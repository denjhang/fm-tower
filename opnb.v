==> flow/design.v <==
module opnb(CLK, BPhiM, BA, BnRD, BnWR, BnCS, BnIC, BRA23, BRA22, BRA21, BRA20, BRAD, BRA9, BRA8, BRMPX, BnROE, BPAD, BPA11, BPA10, BPA9, BPA8, BPMPX, BnPOE, MDQ, MnWE, MnCAS, MnRAS, MnCS, MBA, MA, MCKE, MDQM, VnCS, VSCLK, VSDI, A, nRD, nWR, nCS, D, nIC, nDSW, JTAG);
   input            CLK;
   output           BPhiM;
   output [1:0]     BA;
   output           BnRD;
   output           BnWR;
   output           BnCS;
   output           BnIC;
   input            BRA23;
   input            BRA22;
   input            BRA21;
   input            BRA20;
   inout [7:0]      BRAD;
   input            BRA9;
   input            BRA8;
   input            BRMPX;
   input            BnROE;
   inout [7:0]      BPAD;
   input            BPA11;
   input            BPA10;
   input            BPA9;
   input            BPA8;
   input            BPMPX;
   input            BnPOE;
   inout [7:0]      MDQ;
   output           MnWE;
   output           MnCAS;
   output           MnRAS;
   output           MnCS;
   output [1:0]     MBA;
   output [12:0]    MA;
   output           MCKE;
   output           MDQM;
   output           VnCS;
   reg              VnCS;
   output           VSCLK;
   reg              VSCLK;
   output           VSDI;
   reg              VSDI;
   input [2:0]      A;
   input            nRD;
   input            nWR;
   input [3:0]      nCS;
   inout [7:0]      D;
   input            nIC;
   input [3:0]      nDSW;
   input [3:0]      JTAG;
   reg [1:0]        clk32div4;
   reg [1:0]        srrmpx;
   reg [23:0]       ra;
   reg              rreq;
   reg [1:0]        srpmpx;
   reg [23:0]       pa;
   reg              preq;
   parameter        tRFCmin = 3;
   parameter        tRFC = 250;
   reg [7:0]        refcnt;
   reg              refreq;
   parameter [4:0]  mem_state_MS_INIT_0 = 0,
                    mem_state_MS_INIT_1 = 1,
                    mem_state_MS_INIT_2 = 2,
                    mem_state_MS_INIT_REFRESH_0 = 3,
                    mem_state_MS_INIT_REFRESH_1 = 4,
                    mem_state_MS_INIT_MODE_0 = 5,
                    mem_state_MS_INIT_MODE_1 = 6,
                    mem_state_MS_INIT_MODE_2 = 7,
                    mem_state_MS_IDLE = 8,
                    mem_state_MS_REFRESH_0 = 9,
                    mem_state_MS_REFRESH_1 = 10,
                    mem_state_MS_READ_0 = 11,
                    mem_state_MS_READ_1 = 12,
                    mem_state_MS_READ_2 = 13,
                    mem_state_MS_READ_3 = 14,
                    mem_state_MS_READ_4 = 15,
                    mem_state_MS_WRITE_0 = 16,
                    mem_state_MS_WRITE_1 = 17,
                    mem_state_MS_WRITE_2 = 18,
                    mem_state_MS_PRECHARGE = 19;
   reg [4:0]        mstate;
   reg [2:0]        rfccnt;
   reg [1:0]        rfcwcnt;
   reg [7:0]        mmdq;
   reg [3:0]        mmcmd;
   reg [1:0]        mmba;
   reg [12:0]       mma;
   reg              mmcke;
   reg              mmdqm;
   reg              moe;
   reg [24:0]       madr;
   reg [7:0]        rad;
   reg              rack;
   reg [7:0]        pad;
   reg              pack;
   reg              refack;
   reg              wack;
   parameter [3:0]  CMD_NOP = 4'b0111;
   parameter [3:0]  CMD_ACTIVE = 4'b0011;
   parameter [3:0]  CMD_READ = 4'b0101;
   parameter [3:0]  CMD_WRITE = 4'b0100;
   parameter [3:0]  CMD_PRECHARGE = 4'b0010;
   parameter [3:0]  CMD_REFRESH = 4'b0001;
   parameter [3:0]  CMD_MODE = 4'b0000;
   parameter [1:0]  vol_state_VS_WAIT = 0,
                    vol_state_VS_IDLE = 1,
                    vol_state_VS_WRITE_0 = 2,
                    vol_state_VS_WRITE_1 = 3;
   reg [1:0]        vstate;
   reg [4:0]        vcnt;
   reg              vack;
   reg [1:0]        sric;
   reg [1:0]        srwrcs;
   reg [1:0]        srrdcs;
   reg [3:0]        regnum;
   reg [24:0]       wadr;
   reg [7:0]        wa;
   reg [7:0]        wdat;
   reg              wreq;
   reg [7:0]        vdat;
   reg              vreq;
   reg [7:0]        rdat;
   reg              selncs;
   always @(posedge CLK)
         clk32div4 <= {clk32div4[0], ((~clk32div4[1]))};
   assign BPhiM = clk32div4[1];
   assign BA = A[1:0];
   assign BnRD = nRD;
   assign BnWR = nWR;
   assign BnCS = ((A[2] == 1'b0 & selncs == 1'b0)) ? 1'b0 : 
                 1'b1;
   assign BnIC = ((sric[0] == 1'b0)) ? 1'b0 : 
                 ((sric[1] == 1'b0)) ? 1'b1 : 
                 1'bZ;
   assign BRAD = ((BnROE == 1'b0)) ? rad : 
                 8'bZZZZZZZZ;
   always @(negedge nIC or posedge CLK)
      if (nIC == 1'b0)
      begin
         srrmpx <= {2{1'b0}};
         ra <= {24{1'b0}};
         rreq <= 1'b0;
      end
      else 
      begin
         srrmpx <= {srrmpx[0], BRMPX};
         case (srrmpx)
            2'b01 :
               ra[9:0] <= {BRA9, BRA8, BRAD};
            2'b10 :
               begin
                  ra[23:20] <= {BRA23, BRA22, BRA21, BRA20};
                  ra[19:10] <= {BRA9, BRA8, BRAD};
                  rreq <= (~rreq);
               end
            default :
               ;
         endcase
      end
   assign BPAD = ((BnPOE == 1'b0)) ? pad : 
                 8'bZZZZZZZZ;
   always @(negedge nIC or posedge CLK)
      if (nIC == 1'b0)
      begin
         srpmpx <= {2{1'b0}};
         pa <= {24{1'b0}};
         preq <= 1'b0;
      end
      else 
      begin
         srpmpx <= {srpmpx[0], BPMPX};
         case (srpmpx)
            2'b01 :
               pa[11:0] <= {BPA11, BPA10, BPA9, BPA8, BPAD};
            2'b10 :
               begin
                  pa[23:12] <= {BPA11, BPA10, BPA9, BPA8, BPAD};
                  preq <= (~preq);
               end
            default :
               ;
         endcase
      end
   assign MDQ = ((moe == 1'b1)) ? mmdq : 
                8'bZZZZZZZZ;
   assign MnWE = mmcmd[0];
   assign MnCAS = mmcmd[1];
   assign MnRAS = mmcmd[2];
   assign MnCS = mmcmd[3];
   assign MBA = mmba;
   assign MA = mma;
   assign MCKE = mmcke;
   assign MDQM = mmdqm;
   always @(negedge nIC or posedge CLK)
      if (nIC == 1'b0)
      begin
         refcnt <= {8{1'b0}};
         refreq <= 1'b0;
         mstate <= mem_state_MS_INIT_0;
         rfccnt <= (8 - 1);
         rfcwcnt <= {2{1'b0}};
         mmdq <= {8{1'b0}};
         mmcmd <= CMD_NOP;
         mmba <= {2{1'b0}};
         mma <= {13{1'b0}};
         mmcke <= 1'b1;
         mmdqm <= 1'b1;
         moe <= 1'b0;
         madr <= {25{1'b0}};
         rad <= {8{1'b0}};
         rack <= 1'b0;
         pad <= {8{1'b0}};
         pack <= 1'b0;
         refack <= 1'b0;
         wack <= 1'b0;
      end
      else 
      begin
         if (refcnt == 0)
         begin
            refcnt <= (tRFC - 1);
            refreq <= (~refreq);
         end
         else
            refcnt <= refcnt - 1;
         case (mstate)
            mem_state_MS_INIT_0 :
               begin
                  mmcmd <= CMD_NOP;
                  mmcke <= 1'b1;
                  mstate <= mem_state_MS_INIT_1;
               end
            mem_state_MS_INIT_1 :
               begin
                  mmcmd <= CMD_NOP;
                  mstate <= mem_state_MS_INIT_2;
               end
            mem_state_MS_INIT_2 :
               begin
                  mmcmd <= CMD_PRECHARGE;
                  mma[10] <= 1'b1;
                  mstate <= mem_state_MS_INIT_REFRESH_0;
               end
            mem_state_MS_INIT_REFRESH_0 :
               begin
                  mmcmd <= CMD_REFRESH;
                  rfcwcnt <= (tRFCmin - 2);
                  mstate <= mem_state_MS_INIT_REFRESH_1;
               end
            mem_state_MS_INIT_REFRESH_1 :
               begin
                  mmcmd <= CMD_NOP;
                  if (rfcwcnt != 0)
                     rfcwcnt <= rfcwcnt - 1;
                  else if (rfccnt != 0)
                  begin
                     rfccnt <= rfccnt - 1;
                     mstate <= mem_state_MS_INIT_REFRESH_0;
                  end
                  else
                     mstate <= mem_state_MS_INIT_MODE_0;
               end
            mem_state_MS_INIT_MODE_0 :
               begin
                  mmcmd <= CMD_MODE;
                  mmba <= 2'b00;
                  mma[12:10] <= 3'b000;
                  mma[9] <= 1'b1;
                  mma[8:7] <= 2'b00;
                  mma[6:4] <= 3'b010;
                  mma[3] <= 1'b0;
                  mma[2:0] <= 3'b000;
                  mstate <= mem_state_MS_INIT_MODE_1;
               end
            mem_state_MS_INIT_MODE_1 :
               begin
                  mmcmd <= CMD_NOP;
                  mstate <= mem_state_MS_IDLE;
               end
            mem_state_MS_IDLE :
               begin
                  mmcmd <= CMD_NOP;
                  if (pack != preq)
                  begin
                     madr <= {1'b0, pa};
                     mstate <= mem_state_MS_READ_0;
                  end
                  else if (rack != rreq)
                  begin
                     madr <= {1'b1, ra};
                     mstate <= mem_state_MS_READ_0;
                  end
                  else if (refack != refreq)
                  begin
                     madr <= wadr;
                     mmdq <= wdat;
                     mstate <= mem_state_MS_REFRESH_0;
                  end
                  else if (wack != wreq)
                  begin
                     madr <= wadr;
                     mmdq <= wdat;
                     mstate <= mem_state_MS_WRITE_0;
                  end
               end
            mem_state_MS_REFRESH_0 :
               begin
                  mmcmd <= CMD_REFRESH;
                  rfcwcnt <= (tRFCmin - 2);
                  refack <= refreq;
                  mstate <= mem_state_MS_REFRESH_1;
               end
            mem_state_MS_REFRESH_1 :
               begin
                  mmcmd <= CMD_NOP;
                  if (rfcwcnt != 0)
                     rfcwcnt <= rfcwcnt - 1;
                  else
                     mstate <= mem_state_MS_IDLE;
               end
            mem_state_MS_READ_0 :
               begin
                  mmcmd <= CMD_ACTIVE;
                  mmba <= madr[24:23];
                  mma <= madr[22:10];
                  if (madr[24] == 1'b0)
                     pack <= preq;
                  else
                     rack <= rreq;
                  mstate <= mem_state_MS_READ_1;
               end
            mem_state_MS_READ_1 :
               begin
                  mmcmd <= CMD_READ;
                  mma[10] <= 1'b0;
                  mma[9:0] <= madr[9:0];
                  mmdqm <= 1'b0;
                  mstate <= mem_state_MS_READ_2;
               end
            mem_state_MS_READ_2 :
               begin
                  mmcmd <= CMD_NOP;
                  mmdqm <= 1'b1;
                  mstate <= mem_state_MS_READ_3;
               end
            mem_state_MS_READ_3 :
               begin
                  mmcmd <= CMD_NOP;
                  mstate <= mem_state_MS_READ_4;
               end
            mem_state_MS_READ_4 :
               begin
                  mmcmd <= CMD_NOP;
                  if (madr[24] == 1'b0)
                     pad <= MDQ;
                  else
                     rad <= MDQ;
                  mstate <= mem_state_MS_PRECHARGE;
               end
            mem_state_MS_WRITE_0 :
               begin
                  mmcmd <= CMD_ACTIVE;
                  mmba <= madr[24:23];
                  mma <= madr[22:10];
                  wack <= wreq;
                  mstate <= mem_state_MS_WRITE_1;
               end
            mem_state_MS_WRITE_1 :
               begin
                  mmcmd <= CMD_WRITE;
                  mma[10] <= 1'b0;
                  mma[9:0] <= madr[9:0];
                  mmdqm <= 1'b0;
                  moe <= 1'b1;
                  mstate <= mem_state_MS_WRITE_2;
               end
            mem_state_MS_WRITE_2 :
               begin
                  mmcmd <= CMD_NOP;
                  mmdqm <= 1'b1;
                  moe <= 1'b0;
                  mstate <= mem_state_MS_PRECHARGE;
               end
            mem_state_MS_PRECHARGE :
               begin
                  mmcmd <= CMD_PRECHARGE;
                  mma[10] <= 1'b1;
                  mstate <= mem_state_MS_IDLE;
               end
            default :
               mstate <= mem_state_MS_INIT_0;
         endcase
      end
   always @(negedge nIC or posedge CLK)
      if (nIC == 1'b0)
      begin
         vstate <= vol_state_VS_WAIT;
         vcnt <= {5{1'b1}};
         vack <= 1'b0;
         VnCS <= 1'b1;
         VSCLK <= 1'b0;
         VSDI <= 1'b0;
      end
      else 
      begin
         if (clk32div4 == 2'b00)
            case (vstate)
               vol_state_VS_WAIT :
                  begin
                     VnCS <= 1'b1;
                     VSCLK <= 1'b0;
                     VSDI <= 1'b0;
                     vstate <= vol_state_VS_IDLE;
                  end
               vol_state_VS_IDLE :
                  begin
                     VnCS <= 1'b1;
                     VSCLK <= 1'b0;
                     VSDI <= 1'b0;
                     vcnt <= {5{1'b1}};
                     if (vack != vreq)
                        vstate <= vol_state_VS_WRITE_0;
                  end
               vol_state_VS_WRITE_0 :
                  begin
                     VnCS <= 1'b0;
                     VSCLK <= (~vcnt[0]);
                     VSDI <= vdat[(vcnt[3:1])];
                     vcnt <= vcnt - 1;
                     if (vcnt == 5'b00000)
                        vstate <= vol_state_VS_WRITE_1;
                  end
               vol_state_VS_WRITE_1 :
                  begin
                     VnCS <= 1'b0;
                     VSCLK <= 1'b0;
                     VSDI <= 1'b0;
                     vack <= vreq;
                     vstate <= vol_state_VS_IDLE;
                  end
               default :
                  vstate <= vol_state_VS_IDLE;
            endcase
      end
   assign D = ((A[2] == 1'b1 & selncs == 1'b0 & nRD == 1'b0)) ? rdat : 
              8'bZZZZZZZZ;
   always @(negedge nIC or posedge CLK)
   begin: xhdl0
      reg              busy;
      if (nIC == 1'b0)
      begin
         sric <= {2{1'b0}};
         srwrcs <= {2{1'b0}};
         srrdcs <= {2{1'b0}};
         regnum <= {4{1'b0}};
         wadr <= {25{1'b0}};
         wa <= {8{1'b0}};
         wdat <= {8{1'b0}};
         wreq <= 1'b0;
         vdat <= {8{1'b0}};
         vreq <= 1'b0;
         rdat <= {8{1'b0}};
      end
      else 
      begin
         sric <= {sric[0], 1'b1};
         srwrcs <= {srwrcs[0], (A[2] & ((~selncs)) & ((~nWR)))};
         if (srwrcs == 2'b01)
            case (A[1:0])
               2'b00, 2'b10 :
                  regnum <= D[3:0];
               2'b01, 2'b11 :
                  case (regnum)
                     4'h1 :
                        wadr[24] <= D[0];
                     4'h2 :
                        begin
                           wadr[15:8] <= D;
                           wa <= {8{1'b0}};
                        end
                     4'h3 :
                        wadr[23:16] <= D;
                     4'h8 :
                        begin
                           wadr[7:0] <= wa;
                           wa <= wa + 1;
                           wdat <= D;
                           wreq <= (~wreq);
                        end
                     4'hb :
                        begin
                           vdat <= D;
                           vreq <= (~vreq);
                        end
                     default :
                        ;
                  endcase
               default :
                  ;
            endcase
         srrdcs <= {srrdcs[0], (A[2] & ((~selncs)) & ((~nRD)))};
         if (srrdcs == 2'b01)
         begin
            busy = (~((wreq ^ wack) | (vreq ^ vack)));
            case (A[1:0])
               2'b00, 2'b10 :
                  rdat <= {((~busy)), 3'b000, busy, busy, 2'b00};
               2'b01, 2'b11 :
                  rdat <= {((~busy)), 3'b000, busy, busy, 2'b00};
               default :
                  ;
            endcase
         end
      end
   end
   always @(nDSW or nCS)
   begin: xhdl1
      integer          n;
      n = (2'b11 ^ nDSW[1:0]);
      selncs <= nCS[n];
   end
endmodule
======== Reports on opnb ========
The steps from the RTL of opnb to its reports follow in flow order.
Line numbers count from 1 in the design file above.
Cell names lack the library's common part.
The mark n/a stands for no value.
set-up
  design top .............................. opnb
  clock ................................... CLK
  standard-cell library ................... sky130hd
  library corner .......................... tt_025C_1v80

======== Elaborated design ========
Yosys after proc, flatten, opt, wreduce and memory -nomap, before mapping. Memory bits, and registers merged into a memory's read port (data or address), are not among the register bits. Print and check cells are not counted. Equal cells are merged and count once.
storage and ports
  bits in registers ....................... 229
  bits of input ports ..................... 33
  elaborated cells ........................ 227
  output and inout bits ................... 63
cells by class
  equal/unequal tests ..................... 46
  multiplexer cells ....................... 44
  bitwise logic cells ..................... 24
  shift operators ......................... 2
  add/sub/neg operators ................... 5
  reductions and logical operators ........ 56
operators with widths
  operator                                                  count
  25-bit 2-to-1 mux                                         4
  5-bit parallel mux with 17-bit select                     1
  8-bit 2-to-1 mux                                          8
  5-bit by 4-bit == test with 1-bit output with constant B  8
  5-bit 2-to-1 mux                                          6
  4-bit parallel mux with 7-bit select                      1
  2-bit OR reduction                                        13
  3-bit AND reduction                                       8
  5-bit == test with constant B                             4
  2-bit AND reduction                                       9
  3-bit parallel mux with 3-bit select                      2
  1-bit inverter                                            16
  8-bit parallel mux with 2-bit select                      1
  3-bit nonzero test                                        5
  5-bit by 3-bit == test with 1-bit output with constant B  3
  2-bit nonzero test                                        7
  2-bit by 1-bit == test with 1-bit output with constant B  6
  2-bit == test with constant B                             6
  2-bit parallel mux with 3-bit select                      2
  2-bit parallel mux with 2-bit select                      3
  10-bit OR reduction                                       1
  5-bit by 2-bit == test with 1-bit output with constant B  2
  5-bit logical NOT                                         2
  5-bit parallel mux with 2-bit select                      1
  1-bit parallel mux with 2-bit select                      5
  1-bit parallel mux with 3-bit select                      3
  2-bit != test with constant B                             4
  4-bit by 2-bit == test with 1-bit output with constant B  2
Other operator kinds: 27; their cells: 44.

======== Logic depth ========
Depth = most cells in a row (Yosys ltp): at word level without a register or memory, in the mapped netlist without a sequential cell, where the memories' decode and read muxes count.
logic depth
  depth after elaboration ................. 6
  ABC_AREA ................................ 0
  mapped depth ............................ 6
  gate-level depth less buffers ........... 6

======== Mapped cells and area ========
The flow's flattened synthesis, as Yosys stat reports it; memories are mapped. The netlist is that of the ABC_AREA named above (0 if unset); the other value can give another one.
synthesis totals
  mapped flip-flops ....................... 97
  buffer cells ............................ 54
  sequential area ......................... 2436.1 um2
  synthesis area .......................... 4161.5 um2
  standard cells after synthesis .......... 355
cell types
  type     count  total area (um2)
  dfrtp_1  80     2001.92
  dfstp_2  15     394.128
  buf_4    44     330.317
  mux2_2   20     225.216
  nand2_1  31     116.362
  o21ai_0  17     85.082
  nor2_1   21     78.826
  ha_1     5      62.56
  nor3_1   11     55.053
  inv_1    13     48.797
  a21o_1   6      45.043
  a22oi_1  6      45.043
  nand3_1  9      45.043
  nor2b_1  7      43.792
  xnor2_1  5      43.792
  dfxtp_1  2      40.038
  a22o_1   4      35.034
  buf_6    3      33.782
Not listed: further types 30, cells in them 56.

======== Path before layout ========
Path of least setup slack by OpenSTA after synthesis, without wires, with an ideal clock, recovery checks aside; 20% of the period is set as input and as output delay. Where synthesis merged equal registers, the netlist keeps one of their names.
path post-synthesis
  kind .................................... in2out
  start ................................... input port nDSW[0]
  end ..................................... output port BnCS
  path slack .............................. 0.399 ns
  path buffers ............................ 0
  external output delay ................... 0.394 ns
  launch time at the first pin ............ 0.394 ns
  data arrival time ....................... 1.177 ns
  input delay ............................. 0.394 ns
  stages on the path ...................... 2
  path delay .............................. 0.783 ns
  clock period ............................ 1.97 ns
  data required time ...................... 1.576 ns
  synthesis period reached ................ 1.571 ns
"path delay" is the arrival time less input delay plus setup time.
At an output port there is no setup time.
"stages on the path": output pins that drive a net of the path, with the launching flip-flop's if there is one; two outputs of one cell count as two.
"synthesis period reached" is the clock period less the worst setup slack; recovery checks do not enter. This is arithmetic on one report: input and output delays are still those of the set period (20% each).
Between the ends stands the longest chain of elaborated cells between them, by number of cells; it is not shown to be the way that was timed. Of several equally long chains one is given.
Each line given opens the expression or statement behind the cell; cells for indexed reads and writes are added by Yosys, which also makes memories of some case tables.
between the ends, post-synthesis
  cell sequence ........................... mux4_2 -> or2_2
  cells in the longest elaborated chain ... 5
  elaborated cells between the ends (all ways) .. 5
  classes of those cells .................. 1 x shift; 1 x mux; 3 x logic
RTL lines, path post-synthesis
  item                                             line  source
  start, declared                                  46    input [3:0]      nDSW;
  2-bit inverter                                   n/a
  4-bit by 3-bit indexed select with 1-bit output  518   selncs <= nCS[n];
  1-bit inverter                                   128   assign BnCS = ((A[2] == 1'b0 & selncs == 1'b0)) ? 1'b0 :
  1-bit bitwise AND                                128
  1-bit 2-to-1 mux                                 128
  end, declared                                    7     output           BnCS;

======== Worst path after layout ========
Path of least setup slack in the final report of run 1 (OpenROAD, finished layout, wires in). Where an end is a register, its clock arrival counts in the times.
path after layout
  kind .................................... in2out
  start ................................... input port nDSW[0]
  end ..................................... output port BnCS
  input delay ............................. 0.29 ns
  clock period ............................ 1.45 ns
  external output delay ................... 0.29 ns
  data arrival time ....................... 1.22 ns
  data required time ...................... 1.16 ns
  path buffers ............................ 2
  path slack .............................. -0.06 ns
  stages on the path ...................... 4
  launch time at the first pin ............ 0.29 ns
Between the ends stands the longest chain of elaborated cells between them, by number of cells; it is not shown to be the way that was timed. Of several equally long chains one is given.
between the ends, after layout
  cell sequence ........................... buf_6 -> mux4_2 -> or2_4 -> buf_6
  cells in the longest elaborated chain ... 5
  elaborated cells between the ends (all ways) .. 5
  classes of those cells .................. 1 x shift; 1 x mux; 3 x logic
RTL lines, path after layout
  item                                             line  source
  start, declared                                  46    input [3:0]      nDSW;
  2-bit inverter                                   n/a
  4-bit by 3-bit indexed select with 1-bit output  518   selncs <= nCS[n];
  1-bit inverter                                   128   assign BnCS = ((A[2] == 1'b0 & selncs == 1'b0)) ? 1'b0 :
  1-bit bitwise AND                                128
  1-bit 2-to-1 mux                                 128
  end, declared                                    7     output           BnCS;

Appendix: measured runs

Stored flow runs of opnb (2 of them; Yosys, OpenROAD, sky130hd). They differ in their settings and are not a sequence. Constraints: input delay and output delay 20% of the set period each, output load 0.01 pF.
"worst setup path time (ns)" means the part of the period allowed to the worst setup path (the constraints hold back 20% at inputs and 20% at outputs) less its slack; where the path has registers, the arrival times of their clocks count too.

Flow files of run 1
==> flow/run.sh <==
#!/bin/bash
# the make line also repeats the synthesis and layout settings of config.mk as NAME=value (left out here)
make -C /OpenROAD-flow-scripts/flow DESIGN_CONFIG=/design/flow/config.mk WORK_HOME=/design/flow/orfs CLKGATE_MAP_FILE= finish
==> flow/config.mk <==
export PLATFORM = sky130hd
export DESIGN_NAME = opnb
export DESIGN_NICKNAME = opnb
export VERILOG_FILES = /design/flow/design.v
export SDC_FILE = /design/flow/constraint.sdc
export NUM_CORES = 4
export LEC_CHECK = 0
export CAP_MARGIN = 20
export CORE_MARGIN = 2
export CORE_UTILIZATION = 61
export SLEW_MARGIN = 20
==> flow/constraint.sdc <==
create_clock -name core_clock -period 1.45 [get_ports {CLK}]
set_input_delay 0.2900 -clock core_clock [delete_from_list [all_inputs] [get_ports {CLK}]]
set_output_delay 0.2900 -clock core_clock [all_outputs]
set_load 0.01 [all_outputs]

report of run 1
yosys chip area after synthesis (um^2): 4161.5
finish__design__die__area: 7498.7
finish__design__instance__area__stdcell: 4778.3
finish__timing__setup__ws: -0.060
finish__timing__setup__tns: -0.060
worst setup path time (ns): 0.93
worst setup path kind: in2out

Flow files of run 2
==> flow/run.sh <==
#!/bin/bash
# the make line also repeats the synthesis and layout settings of config.mk as NAME=value (left out here)
make -C /OpenROAD-flow-scripts/flow DESIGN_CONFIG=/design/flow/config.mk WORK_HOME=/design/flow/orfs CLKGATE_MAP_FILE= finish
==> flow/config.mk <==
export PLATFORM = sky130hd
export DESIGN_NAME = opnb
export DESIGN_NICKNAME = opnb
export VERILOG_FILES = /design/flow/design.v
export SDC_FILE = /design/flow/constraint.sdc
export NUM_CORES = 4
export LEC_CHECK = 0
export ABC_AREA = 1
export CAP_MARGIN = 10
export CELL_PAD_IN_SITES_GLOBAL_PLACEMENT = 0
export CORE_ASPECT_RATIO = 1.06
export CORE_MARGIN = 2
export CORE_UTILIZATION = 51
export CTS_CLUSTER_SIZE = 59
export GPL_TIMING_DRIVEN = 0
export MIN_ROUTING_LAYER = met2
export PLACE_DENSITY_LB_ADDON = 0.15
export SETUP_SLACK_MARGIN = -0.02
export SLEW_MARGIN = 25
export TNS_END_PERCENT = 75
==> flow/constraint.sdc <==
create_clock -name core_clock -period 2.48 [get_ports {CLK}]
set_input_delay 0.4960 -clock core_clock [delete_from_list [all_inputs] [get_ports {CLK}]]
set_output_delay 0.4960 -clock core_clock [all_outputs]
set_load 0.01 [all_outputs]

report of run 2
yosys chip area after synthesis (um^2): 4239.1
finish__design__die__area: 9057.4
finish__design__instance__area__stdcell: 5164.9
finish__timing__setup__ws: 0.129
finish__timing__setup__tns: 0.000
worst setup path time (ns): 1.36
worst setup path kind: in2out
